==> flow/design.v <==
`timescale 1ns/100ps
`default_nettype none
module PB_Controller (
	input logic Clock_50,
	input logic Resetn,
	input logic [3:0] PB_signal,
	output logic [3:0] PB_pushed
);
logic [15:0] clock_1kHz_div_count;
logic clock_1kHz, clock_1kHz_buf;
logic [9:0] debounce_shift_reg [3:0];
logic [3:0] push_button_status;
logic [3:0] push_button_status_buf;
always_ff @ (posedge Clock_50 or negedge Resetn) begin
	if (Resetn == 1'b0) begin
		clock_1kHz_div_count <= 16'h0000;
	end else begin
		if (clock_1kHz_div_count < 'd24999) begin
			clock_1kHz_div_count <= clock_1kHz_div_count + 16'd1;
		end else 
			clock_1kHz_div_count <= 16'h0000;		
	end
end
always_ff @ (posedge Clock_50 or negedge Resetn) begin
	if (Resetn == 1'b0) begin
		clock_1kHz <= 1'b1;
	end else begin
		if (clock_1kHz_div_count == 'd0) clock_1kHz <= ~clock_1kHz;
	end
end
always_ff @ (posedge Clock_50 or negedge Resetn) begin
	if (Resetn == 1'b0) begin
		clock_1kHz_buf <= 1'b1;	
	end else begin
		clock_1kHz_buf <= clock_1kHz;
	end
end
always_ff @ (posedge Clock_50 or negedge Resetn) begin
	if (Resetn == 1'b0) begin
		debounce_shift_reg[0] <= 8'd0;
		debounce_shift_reg[1] <= 8'd0;
		debounce_shift_reg[2] <= 8'd0;
		debounce_shift_reg[3] <= 8'd0;						
	end else begin
		if (clock_1kHz_buf == 1'b0 && clock_1kHz == 1'b1) begin
			debounce_shift_reg[0] <= {debounce_shift_reg[0][8:0], ~PB_signal[0]};
			debounce_shift_reg[1] <= {debounce_shift_reg[1][8:0], ~PB_signal[1]};
			debounce_shift_reg[2] <= {debounce_shift_reg[2][8:0], ~PB_signal[2]};
			debounce_shift_reg[3] <= {debounce_shift_reg[3][8:0], ~PB_signal[3]};									
		end
	end
end
always_ff @ (posedge Clock_50 or negedge Resetn) begin
	if (Resetn == 1'b0) begin
		push_button_status <= 4'h0;
		push_button_status_buf <= 4'h0;
	end else begin
		push_button_status[0] <= |debounce_shift_reg[0];
		push_button_status[1] <= |debounce_shift_reg[1];
		push_button_status[2] <= |debounce_shift_reg[2];
		push_button_status[3] <= |debounce_shift_reg[3];						
		push_button_status_buf <= push_button_status;
	end
end
assign PB_pushed = push_button_status & (~push_button_status_buf | 4'b0000); 
endmodule
## Tool chain data of PB_Controller

What the tools print for PB_Controller, step after step.
Line numbers count from 1 in the design file above.
Operators: Yosys type, input widths -> output width; for muxes data width and select width s.
The mark -- stands for no value.

| set-up | value |
|---|---|
| top module | PB_Controller |
| clock port | Clock_50 |
| standard-cell library | sky130hd |
| timing corner | tt_025C_1v80 |

## Word-level counts

Source: Yosys, flattened and elaborated. Widths are those after wreduce; folded enables and synchronous resets count as part of the registers. Registers that Yosys merges into a memory's read port (data or address) are not register bits. Print and check cells do not count. Equal cells are merged and count once.

| bit counts | value |
|---|---|
| bits in registers | 66 |
| word-level cells | 26 |
| input port bits | 6 |

| cells by class | value |
|---|---|
| magnitude comparators | 1 |
| bitwise logic cells | 8 |
| mux-type cells | 1 |
| add/subtract/negate cells | 1 |
| reductions and logical operators | 6 |

Operators with widths:

| operator | count |
|---|---|
| $reduce_or 10->1 | 4 |
| $add 16x1->16 const B | 1 |
| $lt 16x15->1 const B | 1 |
| $logic_not 16->1 | 1 |
| $mux 16 | 1 |
| $not 1->1 | 6 |
| $and 4x4->4 | 1 |
| $not 4->4 | 1 |
| $logic_and 1x1->1 | 1 |

## Logic depth

Longest topological path by Yosys (ltp), each cell counted once; first at word level (registers and memories cut), then after technology mapping (sequential cells cut; the memories' decode and read muxes count).

| depth | value |
|---|---|
| word-level depth | 2 |
| ABC_AREA | 0 |
| mapped depth | 7 |

## After synthesis

Source: synth_stat.txt of the flow (Yosys; design flattened, memories mapped). It holds for the ABC_AREA given above (unset counts as 0); a run with the other value may have another netlist.
Totals and module areas in this step are rounded.

Cell types:

| type | count | total area (sq um) |
|---|---|---|
| sky130_fd_sc_hd__dfrtp_1 | 64 | 1.6E+03 |
| sky130_fd_sc_hd__mux2_2 | 36 | 405.389 |
| sky130_fd_sc_hd__xnor2_1 | 11 | 96.342 |
| sky130_fd_sc_hd__nor2_4 | 8 | 90.086 |
| sky130_fd_sc_hd__nor4_1 | 11 | 68.816 |
| sky130_fd_sc_hd__dfstp_2 | 2 | 52.55 |
| sky130_fd_sc_hd__nor2_1 | 13 | 48.797 |
| sky130_fd_sc_hd__nand3_1 | 9 | 45.043 |
| sky130_fd_sc_hd__nand2_1 | 9 | 33.782 |
| sky130_fd_sc_hd__ha_1 | 2 | 25.024 |
| sky130_fd_sc_hd__nor2b_1 | 4 | 25.024 |
| sky130_fd_sc_hd__inv_1 | 6 | 22.522 |
| sky130_fd_sc_hd__nor3_1 | 4 | 20.019 |
| sky130_fd_sc_hd__o21ai_0 | 4 | 20.019 |
| sky130_fd_sc_hd__xor2_1 | 2 | 17.517 |
| sky130_fd_sc_hd__buf_2 | 3 | 15.014 |
| sky130_fd_sc_hd__buf_8 | 1 | 15.014 |
| sky130_fd_sc_hd__nand4_1 | 2 | 12.512 |

Not listed: further types 12, cells in them 14.

| synthesis totals | value |
|---|---|
| mapped flip-flops | 66 |
| standard cells after synthesis | 205 |
| chip area (Yosys) | 2,700 sq um |

## Worst setup path after synthesis

Path of least setup slack by OpenSTA after synthesis, without wires, with an ideal clock, recovery checks aside; 20% of the period is set as input and as output delay. Where synthesis merged equal registers, the netlist keeps one of their names.

| timing post-synthesis | value |
|---|---|
| path kind | register to register |
| start point | register clock_1kHz_div_count[0] |
| end point | register clock_1kHz_div_count[12] |
| delay of the path | 1.658 ns |
| setup time | 0.069 ns |
| setup slack | 0.492 ns |
| data arrival time | 1.589 ns |
| period | 2.15 ns |
| path buffers | 2 |
| stages on the path | 8 |
| synthesis period reached | 1.658 ns |

"delay of the path" = arrival - input delay + setup time.
"stages on the path": output pins that drive a net of the path, with the launching flip-flop's if there is one; two outputs of one cell count as two.
"synthesis period reached" is the clock period less the worst setup slack; recovery checks do not enter. This is arithmetic on one report: input and output delays are still those of the set period (20% each).
Between the ends stands the longest chain of elaborated cells between them, by number of cells; it is not shown to be the way that was timed. Of several equally long chains one is given.
A line is the first line of the expression or statement that the cell stems from. Yosys adds cells for indexed reads and writes and turns some case tables into memories.
A register here has more assigning lines than the two given.

| on the way, post-synthesis | value |
|---|---|
| cell sequence | sky130_fd_sc_hd__dfrtp_1 > sky130_fd_sc_hd__ha_1 > sky130_fd_sc_hd__nand2_1 > sky130_fd_sc_hd__a2111oi_0 > sky130_fd_sc_hd__or3_1 > sky130_fd_sc_hd__buf_6 > sky130_fd_sc_hd__buf_8 > sky130_fd_sc_hd__nor2_4 |
| length of the longest elaborated chain | 2 |

RTL lines, path post-synthesis:

| element | RTL line | RTL |
|---|---|---|
| from (decl) | 9 | `logic [15:0] clock_1kHz_div_count;` |
| from (assign) | 16 | `clock_1kHz_div_count <= 16'h0000;` |
| from (assign) | 19 | `clock_1kHz_div_count <= clock_1kHz_div_count + 16'd1;` |
| $add 16x1->16 | 19 |  |
| $mux 16 | 18 | `if (clock_1kHz_div_count < 'd24999) begin` |
| to (assign) | 16 |  |
| to (assign) | 19 |  |
| to (decl) | 9 |  |

## Worst path after layout

Path of least setup slack in the final report of flow run 1 (OpenROAD, finished layout, wires in). Where an end is a register, its clock arrival counts in the times.

| timing after layout | value |
|---|---|
| path kind | register to register |
| start point | register clock_1kHz_div_count[10] |
| end point | register clock_1kHz_div_count[3] |
| stages on the path | 6 |
| path buffers | 1 |
| setup time | 0.06 ns |
| period | 1.24 ns |
| setup slack | -0.30 ns |
| data arrival time | 1.81 ns |

Between the ends stands the longest chain of elaborated cells between them, by number of cells; it is not shown to be the way that was timed. Of several equally long chains one is given.
A register here has more assigning lines than the two given.

| on the way, after layout | value |
|---|---|
| cell sequence | sky130_fd_sc_hd__dfrtp_1 > sky130_fd_sc_hd__nor4_4 > sky130_fd_sc_hd__nor2_1 > sky130_fd_sc_hd__or3_4 > sky130_fd_sc_hd__buf_6 > sky130_fd_sc_hd__nor2_2 |
| length of the longest elaborated chain | 2 |

RTL lines, path after layout:

| element | RTL line | RTL |
|---|---|---|
| from (decl) | 9 | `logic [15:0] clock_1kHz_div_count;` |
| from (assign) | 16 | `clock_1kHz_div_count <= 16'h0000;` |
| from (assign) | 19 | `clock_1kHz_div_count <= clock_1kHz_div_count + 16'd1;` |
| $lt 16x15->1 | 18 | `if (clock_1kHz_div_count < 'd24999) begin` |
| $mux 16 | 18 |  |
| to (assign) | 16 |  |
| to (assign) | 19 |  |
| to (decl) | 9 |  |

==> results <==
Record of 2 stored runs of the RTL-to-layout flow on PB_Controller, platform sky130hd. The runs are unordered. Constraints: input delay and output delay 20% of the set period each, output load 0.01 pF.
The results are shown rounded.

#### Flow run 1

| setting | value |
|---|---|
| period_ns | `1.24` |
| CORE_UTILIZATION | `45` |
| SETUP_SLACK_MARGIN | `0.18` |
| PLACE_DENSITY | `0.41` |
| CORE_MARGIN | `2` |
| GPL_TIMING_DRIVEN | `1` |
| CTS_CLUSTER_SIZE | `42` |
| CAP_MARGIN | `20` |
| SLEW_MARGIN | `20` |

| result | value |
|---|---|
| chip area in the Yosys report | 2,700 sq um |
| die outline area | 6,700 sq um |
| utilization after routing | 67 % |
| worst slack on setup checks | -0.30 ns |
| setup TNS | -7.6 ns |

#### Flow run 2

| setting | value |
|---|---|
| period_ns | `1.81` |
| CORE_UTILIZATION | `47` |
| CAP_MARGIN | `20` |
| CORE_MARGIN | `2` |
| SLEW_MARGIN | `20` |

| result | value |
|---|---|
| chip area in the Yosys report | 2,700 sq um |
| die outline area | 6,400 sq um |
| utilization after routing | 57 % |
| worst slack on setup checks | 0.080 ns |
| setup TNS | 0.000 ns |
